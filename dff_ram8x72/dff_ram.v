==> flow/design.v <==
module dff_ram(
    input wire clk,
    input wire [1:0] addr,
    input wire en,
    input wire wr_n,
    input wire [71:0] w_data,
    output reg [71:0] r_data
);
reg [71:0] mem [3:0] ;
always @ (posedge clk) begin 
if (!en & !wr_n)begin
mem[addr] <= w_data;
end
else if  (!en & wr_n)begin
r_data <= mem[addr];
end
end
endmodule
Step by step through the tools: dff_ram
The steps from the RTL of dff_ram to its reports follow in flow order.
Lines are those of the file above, counted from 1.
Operators: Yosys type, input widths -> output width; for muxes data width and select width s.
Library cell names are shortened.
{"block": "setup", "design": "dff_ram", "clock": "clk", "cell_library": "sky130hd", "pvt_corner": "tt_025C_1v80"}

Word level
Source: Yosys, flattened and elaborated, memories not mapped. Widths are those after wreduce. Registers that Yosys merges into a memory's read port (data or address) are not register bits. Print and check cells do not count. Equal cells are merged and count once.
Yosys's memory passes give these memory sizes; they may raise the number of words (mostly to a power of two), join words into wider ones and drop unused or constant bits.
{"block": "bits", "reg_bits": 0, "ramBits": 288, "clocked_rd_ports_x_width": 72, "mem_count": 1, "in_bits": 77, "out_inout_bits": 72, "word_cells": 10}
{"block": "op_classes", "muxes": 3, "logic": 3, "n_reduce_logical": 3}
{"block": "memory_table", "name": "mem", "size": 4, "word_bits": 72, "rd": 1, "write_ports": 1, "line": 9, "rtl": "reg [71:0] mem [3:0] ;"}
{"block": "ops", "operator": "$mux 72", "count": 1}
{"block": "ops", "operator": "$and 1x1->1", "count": 2}
{"block": "ops", "operator": "$logic_not 1->1", "count": 2}
{"block": "ops", "operator": "$reduce_and 2->1", "count": 1}
{"block": "ops", "operator": "$mux 2", "count": 1}
{"block": "ops", "operator": "$not 1->1", "count": 1}
{"block": "ops", "operator": "$mux 1", "count": 1}

Depth
Longest topological path by Yosys (ltp), each cell counted once; first at word level (registers and memories cut), then after technology mapping (sequential cells cut; the memories' decode and read muxes count).
{"block": "logic_depth", "word_depth": 4, "ABC_AREA": 0, "depth_mapped": 4, "ltp_nobuf": 1}

Netlist
Yosys stat after the flow's synthesis: flattened, memories mapped to cells. It holds for the ABC_AREA given above (unset counts as 0); a run with the other value may have another netlist.
The area totals of this step are shown rounded.
{"block": "by_type", "cell": "edfxtp_1", "count": 360, "area_total_um2": 1.08E+04}
{"block": "by_type", "cell": "mux4_2", "count": 72, "area_total_um2": 1.62E+03}
{"block": "by_type", "cell": "buf_12", "count": 5, "area_total_um2": 100.096}
{"block": "by_type", "cell": "buf_2", "count": 6, "area_total_um2": 30.029}
{"block": "by_type", "cell": "nor4b_1", "count": 2, "area_total_um2": 17.517}
{"block": "by_type", "cell": "buf_4", "count": 2, "area_total_um2": 15.014}
{"block": "by_type", "cell": "buf_1", "count": 3, "area_total_um2": 11.261}
{"block": "by_type", "cell": "buf_6", "count": 1, "area_total_um2": 11.261}
{"block": "by_type", "cell": "nor4bb_1", "count": 1, "area_total_um2": 10.01}
{"block": "by_type", "cell": "nor2b_1", "count": 1, "area_total_um2": 6.256}
{"block": "by_type", "cell": "nor4_1", "count": 1, "area_total_um2": 6.256}
{"block": "mapped", "cell_count": 454, "area_um2": 12640, "sequential_area_um2": 10810, "ffs": 360, "buffers": 17}

Path before layout
Source: OpenSTA report_checks on the synthesized netlist (no wires, ideal clock, input and output delay 20% of the period each), path of least setup slack; recovery checks are left aside. Register names are those of the netlist, which keeps one name where synthesis merged equal registers.
{"block": "synth_timing", "path_kind": "input-to-reg", "start": "input port addr[1]", "end": "memory mem[2][0]", "clock_period_ps": 11600, "input_delay_ps": 2320, "setup_time_ps": 708, "t_first_pin_ps": 2320, "arrival_ps": 10173, "required_ps": 10892, "path_slack_ps": 719, "delay_ps": 8561, "stages": 3, "n_path_buf": 2, "period_less_setup_slack_ps": 10881}
"delay_ps" is the arrival time less input delay plus setup time.
"stages": output pins that drive a net of the path, with the launching flip-flop's if there is one; two outputs of one cell count as two.
"period_less_setup_slack_ps" = period - worst setup slack (recovery checks aside). The figure is calculated, with input and output delays left at 20% of the set period.
Between the ends stands the longest chain of elaborated cells between them, by number of cells; it is not shown to be the way that was timed. Of several equally long chains one is given.
Each line given opens the expression or statement behind the cell; cells for indexed reads and writes are added by Yosys, which also makes memories of some case tables.
{"block": "synth_via", "path_cell_list": "buf_2 buf_2 nor4b_1", "elab_chain_len": 1, "cells_between": 1, "cone_lines": 1, "cone_classes": "1 x mux"}
{"block": "synth_rtl", "element": "start, declared", "line": 3, "rtl": "input wire [1:0] addr,"}
{"block": "synth_rtl", "element": "$mux 2", "line": 11, "rtl": "if (!en & !wr_n)begin"}
{"block": "synth_rtl", "element": "end, declared", "line": 9, "rtl": "reg [71:0] mem [3:0] ;"}

Timing after layout
From the final timing report of stored run 1: the path of least setup slack in the routed layout; clock arrival at registers is part of the times.
The report prints the path's times to 10 ps; the period is as set.
{"block": "layout_timing", "path_kind": "input-to-reg", "start": "input port en", "end": "memory mem[3][32]", "clock_period_ps": 11000, "input_delay_ps": 2200, "setup_time_ps": 380, "t_first_pin_ps": 2200, "arrival_ps": 4090, "required_ps": 11110, "path_slack_ps": 7020, "stages": 3, "n_path_buf": 2}
Between the ends stands the longest chain of elaborated cells between them, by number of cells; it is not shown to be the way that was timed. Of several equally long chains one is given.
The path ends at the enable pin of a flip-flop; only ways to that pin are counted.
{"block": "layout_via", "path_cell_list": "clkdlybuf4s50_1 nor4bb_4 buf_4", "elab_chain_len": 3, "cells_between": 4, "cone_classes": "2 x mux; 1 x logic; 1 x reduce/logical"}
{"block": "layout_rtl", "element": "start, declared", "line": 4, "rtl": "input wire en,"}
{"block": "layout_rtl", "element": "$logic_not 1->1", "line": 11, "rtl": "if (!en & !wr_n)begin"}
{"block": "layout_rtl", "element": "$and 1x1->1", "line": 11}
{"block": "layout_rtl", "element": "$mux 2", "line": 11}
{"block": "layout_rtl", "element": "end, declared", "line": 9, "rtl": "reg [71:0] mem [3:0] ;"}

Ticket comment

Measured results for dff_ram: 2 stored runs of the Yosys and OpenROAD flow on sky130hd. The settings differ; the order carries no meaning. The constraints put input and output delay at 20% of the set period each and load the outputs with 0.01 pF.
"achieved_period_ps" is the run's clock period less its worst setup slack. It is reckoned from that one timing run; input and output delays stay at 20% of the period that was set.
"worst_path_allowed_less_slack_ps" is the time allowed to the run's worst setup path (the clock period less input and output delay, where it has them) less its slack. Clock arrival times count: a late capture clock shortens it, a late launch clock lengthens it.
"worst_path_allowed_less_slack_ps" is known to 10 ps.
Measured values are rounded.

{"run": "stored run 1", "settings": { "period_ns": 11.0, "CAP_MARGIN": 20, "CORE_MARGIN": 2, "CORE_UTILIZATION": 40, "SLEW_MARGIN": 20 }, "results": { "synth_area_um2": 12640, "die_um2": 33040, "layout_stdcell_area_um2": 15650, "finalUtil_frac": 0.5, "setup_ws_ps": 7018, "total_negative_slack_ps": 0, "worst_hold_slack_ps": 614, "achieved_period_ps": 3982, "worst_path_allowed_less_slack_ps": 1780, "timing.worst_path_kind": "input-to-reg" }}
{"run": "stored run 2", "settings": { "period_ns": 7.56, "CORE_UTILIZATION": 56, "PLACE_DENSITY_LB_ADDON": 0.25, "CTS_CLUSTER_DIAMETER": 131, "CAP_MARGIN": 5, "MIN_ROUTING_LAYER": "met1", "CORE_MARGIN": 2, "SLEW_MARGIN": 20 }, "results": { "synth_area_um2": 12640, "die_um2": 23790, "layout_stdcell_area_um2": 15560, "finalUtil_frac": 0.709, "setup_ws_ps": 4112, "total_negative_slack_ps": 0, "worst_hold_slack_ps": 622, "achieved_period_ps": 3448, "worst_path_allowed_less_slack_ps": 1940, "timing.worst_path_kind": "input-to-reg" }}
